==> flow/design.v <==
`timescale 1ns / 1ps
module xalu # (
	     parameter			  DATA_W = 32
	) (
             input                        clk,
             input                        rst, 
             input [2*((2*4 + 0 + 0 + 2 + 0 + 2 + 0) * 16)-1:0]     flow_in,
             output reg [DATA_W-1:0]      flow_out,
             input [(2*($clog2((2*4 + 0 + 0 + 2 + 0 + 2 + 0))+1) + 4) - 1:0] configdata	
             );
   reg [DATA_W:0]                         ai;
   reg [DATA_W:0]                         bz;
   wire [DATA_W:0]                        temp_adder;
   wire [5:0]                             data_out_clz_i;
   reg                                    cin;
   wire [($clog2((2*4 + 0 + 0 + 2 + 0 + 2 + 0))+1)-1: 0]                       sela;
   wire [($clog2((2*4 + 0 + 0 + 2 + 0 + 2 + 0))+1)-1: 0]                       selb;
   wire [DATA_W-1:0]                      op_a;
   wire [DATA_W-1:0]                      op_b;
   reg                                    op_a_msb;
   reg                                    op_b_msb;
   reg [DATA_W-1:0]                       op_a_reg;
   reg [DATA_W-1:0]                       op_b_reg;
   wire [4-1:0]                  fns;
   assign sela = configdata[(2*($clog2((2*4 + 0 + 0 + 2 + 0 + 2 + 0))+1) + 4)-1 -: ($clog2((2*4 + 0 + 0 + 2 + 0 + 2 + 0))+1)];
   assign selb = configdata[(2*($clog2((2*4 + 0 + 0 + 2 + 0 + 2 + 0))+1) + 4)-($clog2((2*4 + 0 + 0 + 2 + 0 + 2 + 0))+1)-1 -: ($clog2((2*4 + 0 + 0 + 2 + 0 + 2 + 0))+1)];
   assign fns = configdata[4-1 : 0];
   xinmux # ( 
	.DATA_W(DATA_W)
   ) muxa (
	.sel(sela),
	.data_in(flow_in),
	.data_out(op_a)
	);
   xinmux # ( 
	.DATA_W(DATA_W)
   ) muxb (
	.sel(selb),
	.data_in(flow_in),
	.data_out(op_b)
	);
   always @ (posedge clk, posedge rst)
     if (rst) begin
	op_b_reg <= {DATA_W{1'b0}};
	op_a_reg <= {DATA_W{1'b0}};
     end else begin
	op_b_reg <= op_b;
	op_a_reg <= op_a;
     end
   reg [DATA_W-1:0]                         result;
   always @ * begin   
      result = temp_adder[31:0] ;
      case (fns)
	4'd6 : begin
	   result = op_a_reg | op_b_reg;
	end
	4'd7 : begin
	   result = op_a_reg & op_b_reg;
	end
	4'd9 : begin
	   result = op_a_reg ^ op_b_reg;
	end 	
	4'd10 : begin      
	   result = {{24{op_a_reg[7]}}, op_a_reg[7:0]};
	end
	4'd11 : begin
	   result = {{16{op_a_reg[15]}}, op_a_reg[15:0]};  
	end
	4'd12 : begin
	   result = {op_a_reg[31] ,op_a_reg[31:1] };
	end
	4'd13 : begin
	   result = {1'b 0,op_a_reg[31:1] };
	end
	4'd2 : begin
	   result[31] = temp_adder[32] ;
	end
	4'd8 : begin
	   result[31] = temp_adder[32] ;
	end
	4'd3 : begin
	   result = op_b_reg;
	   if(op_a_reg[31])
	     result = {DATA_W{1'b0}};
	end
	4'd1 : begin
	end
	4'd0 : begin
	end
	4'd14 : begin
           result = {{26{1'b0}},data_out_clz_i};
	end
	4'd4 : begin
           if (temp_adder[32] == 1'b 0) begin
              result = op_b_reg;
           end
           else begin
              result = op_a_reg;
           end
	end
	4'd5 : begin
           if (temp_adder[32] == 1'b 0) begin
              result = op_a_reg;
           end
           else begin
              result = op_b_reg;
           end
	end
	default : begin
	end
      endcase  
   end
   assign temp_adder = ((bz & ({op_b_msb,op_b_reg}))) + ((ai ^ ({op_a_msb,op_a_reg}))) + {{32{1'b0}},cin};
   always @ * begin
      cin = 1'b 0;
      ai = {33{1'b0}};  
      bz = {33{1'b1}};  
      op_a_msb = 1'b0;
      op_b_msb = 1'b0;
      case(fns)
	4'd2 : begin
	   ai = {33{1'b1}};
	   cin = 1'b 1;
	   op_a_msb = op_a_reg[31];
	   op_b_msb = op_b_reg[31];
	end
	4'd8 : begin
	   ai = {33{1'b1}};
	   cin = 1'b 1;
	end
	4'd1 : begin
	   ai = {33{1'b1}};
	   cin = 1'b 1;
	end
	4'd4 : begin
           ai = {33{1'b1}};
           cin = 1'b 1;
	   op_a_msb = op_a_reg[31];
	   op_b_msb = op_b_reg[31];
	end
	4'd5 : begin
           ai = {33{1'b1}};
           cin = 1'b 1;
	   op_a_msb = op_a_reg[31];
	   op_b_msb = op_b_reg[31];
	end
	4'd15 : begin
           if (op_a_reg[31]  == 1'b 1) begin
              ai = {33{1'b1}};
              cin = 1'b 1;
           end
           bz = {33{1'b0}};
	end
	default : begin
	end
      endcase
   end
   xclz clz (
             .data_in(op_a_reg),
	     .data_out(data_out_clz_i)
	     );
   always @ (posedge clk, posedge rst) 
     if (rst)
       flow_out <= {DATA_W{1'b0}};
     else 
       flow_out <= result;
endmodule
`timescale 1ns / 1ps
module xclz (
	     input [31:0]     data_in,
	     output reg [5:0] data_out
	     );
   always @ * begin
      if (data_in[31] == 1'b1)
	data_out = 6'd0;
      else if (data_in[31:30] == 2'b01)
	data_out = 6'd1;
      else if (data_in[31:29] == 3'b001)
	data_out = 6'd2;
      else if (data_in[31:28] == 4'b0001)
	data_out = 6'd3;
      else if (data_in[31:27] == 5'b00001)
	data_out = 6'd4;
      else if (data_in[31:26] == 6'b000001)
	data_out = 6'd5;
      else if (data_in[31:25] == 7'b0000001)
	data_out = 6'd6;
      else if (data_in[31:24] == 8'b00000001)
	data_out = 6'd7;
      else if (data_in[31:23] == 9'b000000001)
	data_out = 6'd8;
      else if (data_in[31:22] == 10'b0000000001)
	data_out = 6'd9;
      else if (data_in[31:21] == 11'b00000000001)
	data_out = 6'd10;
      else if (data_in[31:20] == 12'b000000000001)
	data_out = 6'd11;
      else if (data_in[31:19] == 13'b0000000000001)
	data_out = 6'd12;
      else if (data_in[31:18] == 14'b00000000000001)
	data_out = 6'd13;
      else if (data_in[31:17] == 15'b000000000000001)
	data_out = 6'd14;
      else if (data_in[31:16] == 16'b0000000000000001)
	data_out = 6'd15;
      else if (data_in[31:15] == 17'b00000000000000001)
	data_out = 6'd16;
      else if (data_in[31:14] == 18'b000000000000000001)
	data_out = 6'd17;
      else if (data_in[31:13] == 19'b0000000000000000001)
	data_out = 6'd18;
      else if (data_in[31:12] == 20'b00000000000000000001)
	data_out = 6'd19;
      else if (data_in[31:11] == 21'b000000000000000000001)
	data_out = 6'd20;
      else if (data_in[31:10] == 22'b0000000000000000000001)
	data_out = 6'd21;
      else if (data_in[31:9] == 23'b00000000000000000000001)
	data_out = 6'd22;
      else if (data_in[31:8] == 24'b000000000000000000000001)
	data_out = 6'd23;
      else if (data_in[31:7] == 25'b0000000000000000000000001)
	data_out = 6'd24;
      else if (data_in[31:6] == 26'b00000000000000000000000001)
	data_out = 6'd25;
      else if (data_in[31:5] == 27'b000000000000000000000000001)
	data_out = 6'd26;
      else if (data_in[31:4] == 28'b0000000000000000000000000001)
	data_out = 6'd27;
      else if (data_in[31:3] == 29'b00000000000000000000000000001)
	data_out = 6'd28;
      else if (data_in[31:2] == 30'b000000000000000000000000000001)
	data_out = 6'd29;
      else if (data_in[31:1] == 31'b0000000000000000000000000000001)
	data_out = 6'd30;
      else if (data_in[31:0] == 32'b00000000000000000000000000000001)
	data_out = 6'd31;
      else data_out = 6'd32;
   end
endmodule
`timescale 1ns / 1ps
module xinmux # ( 
	parameter 		 DATA_W = 32
	) (
	input [($clog2((2*4 + 0 + 0 + 2 + 0 + 2 + 0))+1)-1:0]         sel,
	input [2*((2*4 + 0 + 0 + 2 + 0 + 2 + 0) * 16)-1:0] data_in,
	output reg [DATA_W-1:0]  data_out
	);
   always @ (*) begin
      integer 		i;
      data_out = {DATA_W{1'b0}};
      for (i=0; i < (2*4 + 0 + 0 + 2 + 0 + 2 + 0); i = i+1)
	if (sel[($clog2((2*4 + 0 + 0 + 2 + 0 + 2 + 0))+1)-2:0] == i) 
	  data_out = data_in[(1+sel[($clog2((2*4 + 0 + 0 + 2 + 0 + 2 + 0))+1)-1])*((2*4 + 0 + 0 + 2 + 0 + 2 + 0) * 16)-DATA_W*i -1 -: DATA_W];
   end
endmodule
### Reports on xalu

What the tools print for xalu, step after step.
Lines are those of the file above, counted from 1.
Operators carry their Yosys type and port widths (W data, S select, Z words).
Cell names lack the library's common part.
The mark -- stands for no value.

| design | value |
|---|---|
| top module | xalu |
| clock port | clk |
| library | sky130hd |
| timing corner | tt_025C_1v80 |

### Elaborated design

Yosys after proc, flatten, opt, wreduce and memory -nomap, before mapping. Enables and synchronous resets that opt folds into registers are not counted as muxes. Memory bits, and registers merged into a memory's read port (data or address), are not among the register bits. Print and check cells are not counted. Equal cells are merged and count once.

| bit counts | value |
|---|---|
| register bits after elaboration | 96 |
| output and inout bits | 32 |
| bits of input ports | 400 |

| operators by class | value |
|---|---|
| shifts and indexed selects | 24 |
| reduce/logical cells | 7 |
| muxes and demuxes | 68 |
| equality and inequality tests | 68 |
| bitwise gates (word level) | 5 |
| multiply operators | 2 |
| $add $sub $neg | 98 |

Operator list:

| operator | number |
|---|---|
| $shiftx A384 B32 Y32 | 24 |
| $mux W32 | 27 |
| $sub A32 B6 Y32 const B | 26 |
| $add A32 B1 Y32 const B | 24 |
| $sub A32 B1 Y32 const B | 24 |
| $pmux W31 S10 | 1 |
| $sub A32 B8 Y32 const B | 8 |
| $sub A32 B9 Y32 const B | 8 |
| $mux W6 | 32 |
| $mul A32 B2 Y26 const B | 2 |
| $sub A32 B7 Y32 const B | 4 |
| $pmux W33 S2 | 1 |
| $mux W33 | 2 |
| $eq A4 B4 Y1 const B | 16 |
| $eq A4 B3 Y1 const B | 12 |
| $add A33 B1 Y33 | 1 |
| $add A33 B33 Y33 | 1 |
| $and A33 B33 Y33 | 1 |
| $xor A33 B33 Y33 | 1 |
| $eq A32 B1 Y1 const B | 1 |
| $and A32 B32 Y32 | 1 |
| $or A32 B32 Y32 | 1 |
| $xor A32 B32 Y32 | 1 |
| $eq A31 B1 Y1 const B | 1 |
| $eq A30 B1 Y1 const B | 1 |
| $eq A29 B1 Y1 const B | 1 |
| $eq A28 B1 Y1 const B | 1 |
| $eq A27 B1 Y1 const B | 1 |

Other operator kinds: 34; their cells: 48.

### Depth

Yosys ltp: most cells in a row. Word level: on the elaborated netlist, between registers, memories and ports. Mapped: between sequential cells and ports; inverters and the memories' decode and read muxes count.

| logic depth | value |
|---|---|
| depth after elaboration | 34 |
| ABC_AREA | 0 |
| gate-level depth with buffers | 19 |
| gate-level depth less buffers | 14 |

### After synthesis

The flow's flattened synthesis, as Yosys stat reports it; memories are mapped. The netlist is that of the ABC_AREA named above (0 if unset); the other value can give another one.

| mapped netlist | value |
|---|---|
| mapped area | 14298.7 µm² |
| cells in the netlist | 1824 |
| flip-flops | 96 |
| area of sequential cells | 2402.3 µm² |

Cell types:

| cell | number |
|---|---|
| dfrtp_1 | 96 |
| mux2i_1 | 209 |
| ha_1 | 96 |
| a222oi_1 | 97 |
| a21oi_1 | 133 |
| nor2_1 | 169 |
| a221oi_1 | 59 |
| clkbuf_1 | 114 |
| nand2_1 | 109 |
| xnor2_1 | 42 |
| o21ai_0 | 70 |
| a22oi_1 | 42 |
| nand3_1 | 59 |
| inv_1 | 76 |
| nand4_1 | 42 |
| o22ai_1 | 39 |
| a21boi_0 | 32 |
| and2_1 | 33 |

Not listed: further types 67, cells in them 307.
By module: a second synthesis without flattening, with its own total; a netlist apart from the flattened one above.

| unflattened totals | value |
|---|---|
| cells (unflattened synthesis) | 2098 |
| area (unflattened synthesis) | 17760.8 µm² |

Each row is one instance without its submodules.

Modules:

| module | cells | sequential area (µm²) | times used | area (µm²) |
|---|---|---|---|---|
| xinmux #(DATA_W=32) | 608 | 0.0 | 2 | 4870.9 |
| xalu | 807 | 2402.3 | 1 | 7559.8 |
| xclz | 75 | 0.0 | 1 | 459.2 |

### Path before layout

OpenSTA on the mapped netlist: ideal clock, no wires. The path of least setup slack (recovery checks aside). Input and output delay are each 20% of the period. Register names are those of the netlist, which keeps one name where synthesis merged equal registers.

| timing path after synthesis | value |
|---|---|
| path kind | input to register |
| start | input configdata[2] |
| end | register flow_out[19] |
| clock period | 4.4 ns |
| buffers on the path | 5 |
| delay of the path | 3.761 ns |
| external input delay | 0.880 ns |
| launch time at the first pin | 0.880 ns |
| data arrival time | 4.515 ns |
| driving pins on the path | 18 |
| path slack | -0.241 ns |
| synthesis period reached | 4.641 ns |

"delay of the path" = arrival - input delay + setup time.
"driving pins on the path": output pins that drive a net of the path, with the launching flip-flop's if there is one; two outputs of one cell count as two.
"synthesis period reached" = period - worst setup slack (recovery checks aside). The figure is calculated, with input and output delays left at 20% of the set period.
Between the ends stands the longest chain of elaborated cells between them, by number of cells; it is not shown to be the way that was timed. Of several equally long chains one is given.
A line is the first line of the expression or statement that the cell stems from. Yosys adds cells for indexed reads and writes and turns some case tables into memories.

| on the way, after synthesis | value |
|---|---|
| cell sequence | buf_2 buf_1 o21ai_0 o211ai_1 clkbuf_1 xnor2_1 ha_1 buf_2 a21o_1 a21o_1 a21o_1 nor3_1 o41ai_4 nand4_1 nand3b_4 or2_0 buf_2 a221o_1 |
| cells in the longest elaborated chain | 8 |

Ends and longest elaborated chain, after synthesis:

| element | line | text |
|---|---|---|
| start, declared | 9 | `input [(2*($clog2((2*4 + 0 + 0 + 2 + 0 + 2 + 0))+1) + 4) - 1:0] configdata` |
| $eq A4 B3 Y1 | 120 | `case(fns)` |
| $reduce_or A5 Y1 | -- |  |
| $pmux W33 S2 | 120 |  |
| $xor A33 B33 Y33 | 113 | `assign temp_adder = ((bz & ({op_b_msb,op_b_reg}))) + ((ai ^ ({op_a_msb,op_a_reg}))) + {{32{1'b0}},cin};` |
| $add A33 B33 Y33 | 113 |  |
| $add A33 B1 Y33 | 113 |  |
| $mux W32 | 102 | `if (temp_adder[32] == 1'b 0) begin` |
| $pmux W31 S10 | 53 | `case (fns)` |
| end, assigned | 164 | `flow_out <= {DATA_W{1'b0}};` |
| end, assigned | 166 | `flow_out <= result;` |
| end, declared | 8 | `output reg [DATA_W-1:0]      flow_out,` |

### Timing after layout

From the final timing report of entry B: the path of least setup slack in the routed layout; clock arrival at registers is part of the times.

| timing path post-layout | value |
|---|---|
| path kind | input to register |
| start | input configdata[1] |
| end | register flow_out[19] |
| path slack | 1.11 ns |
| external input delay | 1.43 ns |
| clock period | 7.15 ns |
| launch time at the first pin | 1.43 ns |
| data arrival time | 6.30 ns |
| buffers on the path | 2 |
| driving pins on the path | 16 |

Between the ends stands the longest chain of elaborated cells between them, by number of cells; it is not shown to be the way that was timed. Of several equally long chains one is given.

| on the way, post-layout | value |
|---|---|
| cell sequence | clkdlybuf4s50_1 and4_1 o21ai_0 o211ai_1 buf_12 xnor2_1 ha_1 a21o_1 a21o_1 a21o_1 nor3_1 nand3_4 nand4_1 nand3b_4 or2_0 a221o_1 |
| cells in the longest elaborated chain | 8 |

Ends and longest elaborated chain, post-layout:

| element | line | text |
|---|---|---|
| start, declared | 9 | `input [(2*($clog2((2*4 + 0 + 0 + 2 + 0 + 2 + 0))+1) + 4) - 1:0] configdata` |
| $eq A4 B3 Y1 | 120 | `case(fns)` |
| $reduce_or A5 Y1 | -- |  |
| $pmux W33 S2 | 120 |  |
| $xor A33 B33 Y33 | 113 | `assign temp_adder = ((bz & ({op_b_msb,op_b_reg}))) + ((ai ^ ({op_a_msb,op_a_reg}))) + {{32{1'b0}},cin};` |
| $add A33 B33 Y33 | 113 |  |
| $add A33 B1 Y33 | 113 |  |
| $mux W32 | 102 | `if (temp_adder[32] == 1'b 0) begin` |
| $pmux W31 S10 | 53 | `case (fns)` |
| end, assigned | 164 | `flow_out <= {DATA_W{1'b0}};` |
| end, assigned | 166 | `flow_out <= result;` |
| end, declared | 8 | `output reg [DATA_W-1:0]      flow_out,` |

xalu through Yosys and OpenROAD on sky130hd: 2 stored runs, unordered, with their settings and measured results. The constraints put input and output delay at 20% of the set period each and load the outputs with 0.01 pF.
"achieved clock period" means the clock period less the worst setup slack. The figure is calculated, with input and output delays left at 20% of the set period.
"total power after layout": no workload was simulated; the value follows from the tool's default switching activity.

#### Entry A

| setting | value |
|---|---|
| period_ns | `7.06` |
| CORE_UTILIZATION | `44` |
| SETUP_SLACK_MARGIN | `1.85` |
| PLACE_DENSITY_LB_ADDON | `0.18` |
| HOLD_SLACK_MARGIN | `0.11` |
| CELL_PAD_IN_SITES_GLOBAL_PLACEMENT | `3` |
| CTS_CLUSTER_SIZE | `11` |
| CTS_CLUSTER_DIAMETER | `131` |
| MIN_ROUTING_LAYER | `met1` |
| CAP_MARGIN | `20` |
| CORE_MARGIN | `2` |
| SLEW_MARGIN | `20` |

No final report: placement broke off with FLW-0024.

#### Entry B

| setting | value |
|---|---|
| period_ns | `7.15` |
| CORE_UTILIZATION | `18` |
| SETUP_SLACK_MARGIN | `-0.04` |
| PLACE_DENSITY | `0.71` |
| HOLD_SLACK_MARGIN | `-0.08` |
| CORE_ASPECT_RATIO | `1.5` |
| CELL_PAD_IN_SITES_DETAIL_PLACEMENT | `1` |
| TNS_END_PERCENT | `50` |
| GPL_TIMING_DRIVEN | `1` |
| CTS_CLUSTER_SIZE | `94` |
| MAX_ROUTING_LAYER | `met5` |
| CAP_MARGIN | `20` |
| CORE_MARGIN | `2` |
| SLEW_MARGIN | `20` |

| result | value |
|---|---|
| post-synthesis cell area | 14298.7 µm² |
| total die area | 81754.1 µm² |
| standard-cell area after routing | 20200.6 µm² |
| setup slack of the worst path | 1.109 ns |
| summed negative setup slack | 0.000 ns |
| worst hold slack after layout | 0.627 ns |
| total power after layout | 3.043 mW |
| achieved clock period | 6.041 ns |
