==> flow/design.v <==
`timescale 1ns / 1ps
module xalulite # ( 
		 parameter			  DATA_W = 32
	) (
                 input                            clk,
                 input                            rst,
                 input [2*((2*4 + 0 + 0 + 2 + 0 + 2 + 0) * 16)-1:0]         flow_in,
                 output reg [DATA_W-1:0]    	  flow_out,
                 input [(2*($clog2((2*4 + 0 + 0 + 2 + 0 + 2 + 0))+1) + 4) - 1:0] configdata
                 );
   reg [DATA_W:0]                                 ai;
   reg [DATA_W:0]                                 bz;
   wire [DATA_W:0]                                temp_adder;
   reg                                            cin;
   reg signed [DATA_W-1:0]                        result_int;
   wire [($clog2((2*4 + 0 + 0 + 2 + 0 + 2 + 0))+1)-1: 0]                               sela;
   wire [($clog2((2*4 + 0 + 0 + 2 + 0 + 2 + 0))+1)-1: 0]                               selb;
   wire [DATA_W-1:0]                              op_a;
   wire [DATA_W-1:0]                              op_b;
   reg                                            op_a_msb;
   reg                                            op_b_msb;
   wire [DATA_W-1:0]                              op_a_int;
   reg [DATA_W-1:0]                               op_a_reg;
   reg [DATA_W-1:0]                               op_b_reg;
   wire [4-2:0]                      fns;
   wire                                           self_loop;
   assign sela = configdata[(2*($clog2((2*4 + 0 + 0 + 2 + 0 + 2 + 0))+1) + 4)-1 -: ($clog2((2*4 + 0 + 0 + 2 + 0 + 2 + 0))+1)];
   assign selb = configdata[(2*($clog2((2*4 + 0 + 0 + 2 + 0 + 2 + 0))+1) + 4)-($clog2((2*4 + 0 + 0 + 2 + 0 + 2 + 0))+1)-1 -: ($clog2((2*4 + 0 + 0 + 2 + 0 + 2 + 0))+1)];
   assign self_loop = configdata[4-1];
   assign fns = configdata[4-2 : 0];
   xinmux # ( 
	.DATA_W(DATA_W)
   ) muxa (
        .sel(sela),
        .data_in(flow_in),
        .data_out(op_a)
	);
   xinmux # ( 
	.DATA_W(DATA_W)
   ) muxb (
        .sel(selb),
        .data_in(flow_in),
        .data_out(op_b)
	);
   always @ (posedge clk, posedge rst)
     if (rst) begin
	op_b_reg <= {DATA_W{1'b0}};
	op_a_reg <= {DATA_W{1'b0}};
     end else begin
	op_b_reg <= op_b;
	op_a_reg <= op_a;
     end
   assign op_a_int = self_loop? flow_out : op_a_reg;
   always @ * begin
      result_int = temp_adder[DATA_W-1:0];
      case (fns)
	3'd6 : begin
	   result_int = op_a_int | op_b_reg;
	end
	3'd7 : begin
	   result_int = op_a_int & op_b_reg;
	end
	3'd2 : begin
	   result_int[DATA_W-1] = temp_adder[DATA_W] ;
	end
	3'd3 : begin
	   result_int = op_b_reg;
	   if(~op_a_reg[DATA_W-1]) begin
	      if(self_loop)
	        result_int = flow_out;
	      else
	        result_int = {DATA_W{1'b0}};
	   end
	end
	3'd1 : begin
	end
	3'd0 : begin
	   if(self_loop) begin
	      if(op_a_reg[DATA_W-1])
	        result_int = op_b_reg;
	   end
	end
	3'd4 : begin
	   if (temp_adder[DATA_W] == 1'b0) begin
	      result_int = op_b_reg;
           end else begin
	      result_int = op_a_int;
           end
	   if(self_loop) begin
	      if(op_a_reg[DATA_W-1])
	        result_int = flow_out;
	   end
	end
	3'd5 : begin
	   if (temp_adder[DATA_W] == 1'b0) begin
	      result_int = op_a_int;
           end else begin
	      result_int = op_b_reg;
           end
	   if(self_loop) begin
	      if(op_a_reg[DATA_W-1])
	        result_int = flow_out;
	   end
	end
	default : begin
	end
      endcase  
   end
   assign temp_adder = ((bz & ({op_b_msb,op_b_reg}))) + ((ai ^ ({op_a_msb,op_a_int}))) + {{DATA_W{1'b0}},cin};
   always @ * begin
      cin = 1'b 0;
      ai = {DATA_W+1{1'b0}};  
      bz = {DATA_W+1{1'b1}};  
      op_a_msb = 1'b0;
      op_b_msb = 1'b0;
      case(fns)
	3'd2 : begin
	   ai = {DATA_W+1{1'b1}};
	   cin = 1'b 1;
	   op_a_msb = op_a_reg[DATA_W-1];
	   op_b_msb = op_b_reg[DATA_W-1];
	end
	3'd1 : begin
	   ai = {DATA_W+1{1'b1}};
	   cin = 1'b 1;
	end
	3'd4 : begin
           ai = {DATA_W+1{1'b1}};
           cin = 1'b 1;
	   op_a_msb = op_a_int[DATA_W-1];
	   op_b_msb = op_b_reg[DATA_W-1];
	end
	3'd5 : begin
           ai = {DATA_W+1{1'b1}};
           cin = 1'b 1;
	   op_a_msb = op_a_int[DATA_W-1];
	   op_b_msb = op_b_reg[DATA_W-1];
	end
	default : begin
	end
      endcase
   end
   always @ (posedge clk, posedge rst)
     if (rst)
       flow_out <= {DATA_W{1'b0}};
     else 
       flow_out <= result_int;
endmodule
`timescale 1ns / 1ps
module xinmux # ( 
	parameter 		 DATA_W = 32
	) (
	input [($clog2((2*4 + 0 + 0 + 2 + 0 + 2 + 0))+1)-1:0]         sel,
	input [2*((2*4 + 0 + 0 + 2 + 0 + 2 + 0) * 16)-1:0] data_in,
	output reg [DATA_W-1:0]  data_out
	);
   always @ (*) begin
      integer 		i;
      data_out = {DATA_W{1'b0}};
      for (i=0; i < (2*4 + 0 + 0 + 2 + 0 + 2 + 0); i = i+1)
	if (sel[($clog2((2*4 + 0 + 0 + 2 + 0 + 2 + 0))+1)-2:0] == i) 
	  data_out = data_in[(1+sel[($clog2((2*4 + 0 + 0 + 2 + 0 + 2 + 0))+1)-1])*((2*4 + 0 + 0 + 2 + 0 + 2 + 0) * 16)-DATA_W*i -1 -: DATA_W];
   end
endmodule
Step by step through the tools: xalulite
What the tools print for xalulite, step after step.
Lines are those of the file above, counted from 1.
Library cell names are shortened.
{"block": "inputs", "top": "xalulite", "clock": "clk", "library": "sky130hd", "lib_corner": "tt_025C_1v80"}

After elaboration
Yosys after proc, flatten, opt, wreduce and memory -nomap, before mapping. Memory bits, and registers merged into a memory's read port (data or address), are not among the register bits. Print and check cells are not counted. Equal cells are merged and count once.
{"block": "bits", "ff_bits": 96, "latchBits": 0, "ram_bits": 0, "mem_bits_ro": 0, "clocked_rd_ports_x_width": 0, "memories": 0, "input_bits": 400, "elab_cells": 211}
{"block": "classes", "addsub": 98, "n_mul": 2, "n_div": 0, "n_cmp": 0, "eq_ne": 32, "n_shift": 24, "mux": 41, "logic": 3, "reduce_logical": 8}
{"block": "ops", "cell": "variable part select 384 x 32 -> 32 bit", "n": 24}
{"block": "ops", "cell": "2-to-1 mux 32 bit", "n": 35}
{"block": "ops", "cell": "subtractor 32 x 6 -> 32 bit with constant B", "n": 26}
{"block": "ops", "cell": "adder 32 x 1 -> 32 bit with constant B", "n": 24}
{"block": "ops", "cell": "subtractor 32 x 1 -> 32 bit with constant B", "n": 24}
{"block": "ops", "cell": "subtractor 32 x 8 -> 32 bit with constant B", "n": 8}
{"block": "ops", "cell": "subtractor 32 x 9 -> 32 bit with constant B", "n": 8}
{"block": "ops", "cell": "case mux 31 bit (select 7 bit)", "n": 1}
{"block": "ops", "cell": "multiplier 32 x 2 -> 26 bit with constant B", "n": 2}
{"block": "ops", "cell": "subtractor 32 x 7 -> 32 bit with constant B", "n": 4}
{"block": "ops", "cell": "adder 33 x 1 -> 33 bit", "n": 1}
{"block": "ops", "cell": "adder 33 bit", "n": 1}
{"block": "ops", "cell": "XOR 33 bit", "n": 1}
{"block": "ops", "cell": "2-to-1 mux 33 bit", "n": 1}
{"block": "ops", "cell": "AND 32 bit", "n": 1}
{"block": "ops", "cell": "bitwise OR 32 bit", "n": 1}
{"block": "ops", "cell": "== test 4 x 3 -> 1 bit with constant B", "n": 8}
{"block": "ops", "cell": "== test 4 bit with constant B", "n": 8}
{"block": "ops", "cell": "== test 4 x 2 -> 1 bit with constant B", "n": 4}
{"block": "ops", "cell": "== test 3 bit with constant B", "n": 4}
{"block": "ops", "cell": "inequality test 3 bit with constant B", "n": 3}
{"block": "ops", "cell": "== test 4 x 1 -> 1 bit with constant B", "n": 2}
{"block": "ops", "cell": "zero test 4 bit", "n": 2}
{"block": "ops", "cell": "case mux 1 bit (select 8 bit)", "n": 1}
{"block": "ops", "cell": "== test 3 x 2 -> 1 bit with constant B", "n": 2}
{"block": "ops", "cell": "adder 1 x 1 -> 2 bit with constant A", "n": 2}
{"block": "ops", "cell": "OR reduction 2 bit", "n": 2}
{"block": "ops", "cell": "OR reduction 4 bit", "n": 1}
Not listed: further kinds 6, cells in them 7.

Depth
Longest topological path by Yosys (ltp), each cell counted once; first at word level (registers and memories cut), then after technology mapping (sequential cells cut; the memories' decode and read muxes count).
{"block": "depth", "depth_word": 18, "ABC_AREA": 0, "depth_mapped": 18}

Netlist
The flow's flattened synthesis, as Yosys stat reports it; memories are mapped. The netlist is that of the ABC_AREA named above (0 if unset); the other value can give another one.
The area totals of this step are shown rounded.
{"block": "synth_totals", "stdcells": 1672, "synth_area_um2": 13190, "sequential_area_um2": 2402, "flip_flops": 96}
{"block": "by_type", "cell": "mux2i_1", "n": 249, "area_total_um2": 2492.39}
{"block": "by_type", "cell": "dfrtp_1", "n": 96, "area_total_um2": 2.4E+03}
{"block": "by_type", "cell": "a221oi_1", "n": 103, "area_total_um2": 902.115}
{"block": "by_type", "cell": "o21ai_0", "n": 145, "area_total_um2": 725.696}
{"block": "by_type", "cell": "nand2_1", "n": 163, "area_total_um2": 611.837}
{"block": "by_type", "cell": "a222oi_1", "n": 51, "area_total_um2": 510.49}
{"block": "by_type", "cell": "ha_1", "n": 37, "area_total_um2": 462.944}
{"block": "by_type", "cell": "clkbuf_1", "n": 114, "area_total_um2": 427.91}
{"block": "by_type", "cell": "a21oi_1", "n": 84, "area_total_um2": 420.403}
{"block": "by_type", "cell": "a22oi_1", "n": 53, "area_total_um2": 397.882}
{"block": "by_type", "cell": "xnor2_1", "n": 44, "area_total_um2": 385.37}
{"block": "by_type", "cell": "nor2_1", "n": 96, "area_total_um2": 360.346}
{"block": "by_type", "cell": "o22ai_1", "n": 49, "area_total_um2": 306.544}
{"block": "by_type", "cell": "nand4_1", "n": 40, "area_total_um2": 250.24}
{"block": "by_type", "cell": "o2111ai_1", "n": 21, "area_total_um2": 183.926}
{"block": "by_type", "cell": "nand3_1", "n": 30, "area_total_um2": 150.144}
{"block": "by_type", "cell": "a21o_1", "n": 17, "area_total_um2": 127.622}
{"block": "by_type", "cell": "xor2_1", "n": 13, "area_total_um2": 113.859}
Other cell types: 69; their cells: 267.
The figures by module come from a second, unflattened synthesis with its own total; it is not the netlist above.
{"block": "hier_totals", "hier_cells": 1982, "area_unflattened_um2": 16570}
Rows give one instance, submodules left out.
{"block": "by_module", "mod": "xinmux (DATA_W=32)", "n_inst": 2, "cells": 608, "area_um2": 4871}
{"block": "by_module", "mod": "xalulite", "n_inst": 1, "cells": 766, "area_um2": 6825}

Path before layout
Source: OpenSTA report_checks on the synthesized netlist (no wires, ideal clock, input and output delay 20% of the period each), path of least setup slack; recovery checks are left aside. Register names are those of the netlist, which keeps one name where synthesis merged equal registers.
{"block": "synth_timing", "kind": "input port to flip-flop", "startpoint": "input configdata[3]", "endpoint": "register flow_out[29]", "clock_period_ns": 6.8, "input_delay_ns": 1.360, "arrival_time_ns": 5.343, "required_time_ns": 6.674, "setup_slack_ns": 1.331, "delay_ns": 4.109, "path_stages": 18, "path_buffers": 6, "period_less_setup_slack_ns": 5.469}
"delay_ns" is the arrival time less input delay plus setup time.
"path_stages": output pins that drive a net of the path, with the launching flip-flop's if there is one; two outputs of one cell count as two.
"period_less_setup_slack_ns" is the clock period less the worst setup slack; recovery checks do not enter. This is arithmetic on one report: input and output delays are still those of the set period (20% each).
Between the ends stands the longest chain of elaborated cells between them, by number of cells; it is not shown to be the way that was timed. Of several equally long chains one is given.
A line is the first line of the expression or statement that the cell stems from. Yosys adds cells for indexed reads and writes and turns some case tables into memories.
{"block": "synth_between", "cell_sequence": "buf_4 -> buf_2 -> buf_1 -> clkbuf_1 -> mux2i_1 -> xnor2_1 -> ha_1 -> buf_2 -> and3_1 -> a221oi_2 -> o21ai_2 -> a22oi_2 -> a21boi_4 -> nor3_2 -> nor3_2 -> buf_6 -> o21a_1 -> o32a_1", "elab_chain_len": 9}
{"block": "synth_rtl", "element": "start, declared", "line_no": 9, "text": "input [(2*($clog2((2*4 + 0 + 0 + 2 + 0 + 2 + 0))+1) + 4) - 1:0] configdata"}
{"block": "synth_rtl", "element": "2-to-1 mux 32 bit", "line_no": 53, "text": "assign op_a_int = self_loop? flow_out : op_a_reg;"}
{"block": "synth_rtl", "element": "case mux 1 bit (select 2 bit)", "line_no": 116, "text": "case(fns)"}
{"block": "synth_rtl", "element": "XOR 33 bit", "line_no": 109, "text": "assign temp_adder = ((bz & ({op_b_msb,op_b_reg}))) + ((ai ^ ({op_a_msb,op_a_int}))) + {{DATA_W{1'b0}},cin};"}
{"block": "synth_rtl", "element": "adder 33 bit", "line_no": 109}
{"block": "synth_rtl", "element": "adder 33 x 1 -> 33 bit", "line_no": 109}
{"block": "synth_rtl", "element": "2-to-1 mux 32 bit", "line_no": 95, "text": "if (temp_adder[DATA_W] == 1'b0) begin"}
{"block": "synth_rtl", "element": "2-to-1 mux 32 bit", "line_no": 101, "text": "if(op_a_reg[DATA_W-1])"}
{"block": "synth_rtl", "element": "2-to-1 mux 32 bit", "line_no": 100, "text": "if(self_loop) begin"}
{"block": "synth_rtl", "element": "case mux 31 bit (select 7 bit)", "line_no": 56, "text": "case (fns)"}
{"block": "synth_rtl", "element": "end, assigned", "line_no": 145, "text": "flow_out <= {DATA_W{1'b0}};"}
{"block": "synth_rtl", "element": "end, assigned", "line_no": 147, "text": "flow_out <= result_int;"}
{"block": "synth_rtl", "element": "end, declared", "line_no": 8, "text": "output reg [DATA_W-1:0] flow_out,"}

Path in the finished layout
Path of least setup slack in the final report of job 1 (OpenROAD, finished layout, wires in). Where an end is a register, its clock arrival counts in the times.
{"block": "layout_timing", "kind": "input port to flip-flop", "startpoint": "input configdata[0]", "endpoint": "register flow_out[29]", "clock_period_ns": 5.4, "input_delay_ns": 1.08, "arrival_time_ns": 4.51, "required_time_ns": 5.65, "setup_slack_ns": 1.14, "path_stages": 18, "path_buffers": 4}
Between the ends stands the longest chain of elaborated cells between them, by number of cells; it is not shown to be the way that was timed. Of several equally long chains one is given.
{"block": "layout_between", "cell_sequence": "buf_8 -> o21a_4 -> nor2_4 -> buf_6 -> xnor2_2 -> inv_1 -> fa_2 -> nand3b_4 -> a211oi_4 -> o2111ai_4 -> a211o_1 -> a21boi_4 -> nor3_4 -> buf_6 -> o21ai_4 -> buf_8 -> o32ai_2 -> o32a_1", "elab_chain_len": 10}
{"block": "layout_rtl", "element": "start, declared", "line_no": 9, "text": "input [(2*($clog2((2*4 + 0 + 0 + 2 + 0 + 2 + 0))+1) + 4) - 1:0] configdata"}
{"block": "layout_rtl", "element": "== test 3 bit", "line_no": 116, "text": "case(fns)"}
{"block": "layout_rtl", "element": "OR reduction 4 bit"}
{"block": "layout_rtl", "element": "2-to-1 mux 33 bit", "line_no": 116}
{"block": "layout_rtl", "element": "XOR 33 bit", "line_no": 109, "text": "assign temp_adder = ((bz & ({op_b_msb,op_b_reg}))) + ((ai ^ ({op_a_msb,op_a_int}))) + {{DATA_W{1'b0}},cin};"}
{"block": "layout_rtl", "element": "adder 33 bit", "line_no": 109}
{"block": "layout_rtl", "element": "adder 33 x 1 -> 33 bit", "line_no": 109}
{"block": "layout_rtl", "element": "2-to-1 mux 32 bit", "line_no": 95, "text": "if (temp_adder[DATA_W] == 1'b0) begin"}
{"block": "layout_rtl", "element": "2-to-1 mux 32 bit", "line_no": 101, "text": "if(op_a_reg[DATA_W-1])"}
{"block": "layout_rtl", "element": "2-to-1 mux 32 bit", "line_no": 100, "text": "if(self_loop) begin"}
{"block": "layout_rtl", "element": "case mux 31 bit (select 7 bit)", "line_no": 56, "text": "case (fns)"}
{"block": "layout_rtl", "element": "end, assigned", "line_no": 145, "text": "flow_out <= {DATA_W{1'b0}};"}
{"block": "layout_rtl", "element": "end, assigned", "line_no": 147, "text": "flow_out <= result_int;"}
{"block": "layout_rtl", "element": "end, declared", "line_no": 8, "text": "output reg [DATA_W-1:0] flow_out,"}

Below are 2 stored runs of the flow (Yosys, OpenROAD; platform sky130hd) on xalulite, each with its settings and what was measured, unordered. Constraints: input delay and output delay 20% of the set period each, output load 0.01 pF.
"period_reached_ns" is the run's clock period less its worst setup slack. It is reckoned from that one timing run; input and output delays stay at 20% of the period that was set.
By "worstPathTime_ns" is meant the share of the clock period that the worst setup path is allowed (20% is reserved at inputs, 20% at outputs), minus its slack. Clock arrival times at its registers enter into it.
"power_total_mw" is the tool's figure for a default switching activity; nothing was simulated.
Measured values are rounded.

{"run": "job 1", "settings": { "period_ns": 5.4, "SETUP_SLACK_MARGIN": 1.49, "CAP_MARGIN": 20, "CORE_MARGIN": 2, "CORE_UTILIZATION": 40, "SLEW_MARGIN": 20 }, "results": { "period_reached_ns": 4.257, "die_um2": 34440, "cell_area_final_um2": 19560, "timing.setup.tns_ns": 0.000, "yosys.chip_area_um2": 13190, "hold_ws_ns": 0.539, "setup_ws_ns": 1.143, "utilization_pct": 60.1, "power_total_mw": 4.987, "worstPathTime_ns": 3.18, "worst_setup_path_type": "input port to flip-flop" }}
{"run": "job 2", "settings": { "period_ns": 7.71, "CORE_UTILIZATION": 46, "PLACE_DENSITY_LB_ADDON": 0.1, "CORE_MARGIN": 10, "CELL_PAD_IN_SITES_GLOBAL_PLACEMENT": 0, "CELL_PAD_IN_SITES_DETAIL_PLACEMENT": 2, "TNS_END_PERCENT": 15, "GPL_TIMING_DRIVEN": 1, "SLEW_MARGIN": 35, "CAP_MARGIN": 20 }, "outcome": "did not finish, placement stopped with a tool error"}
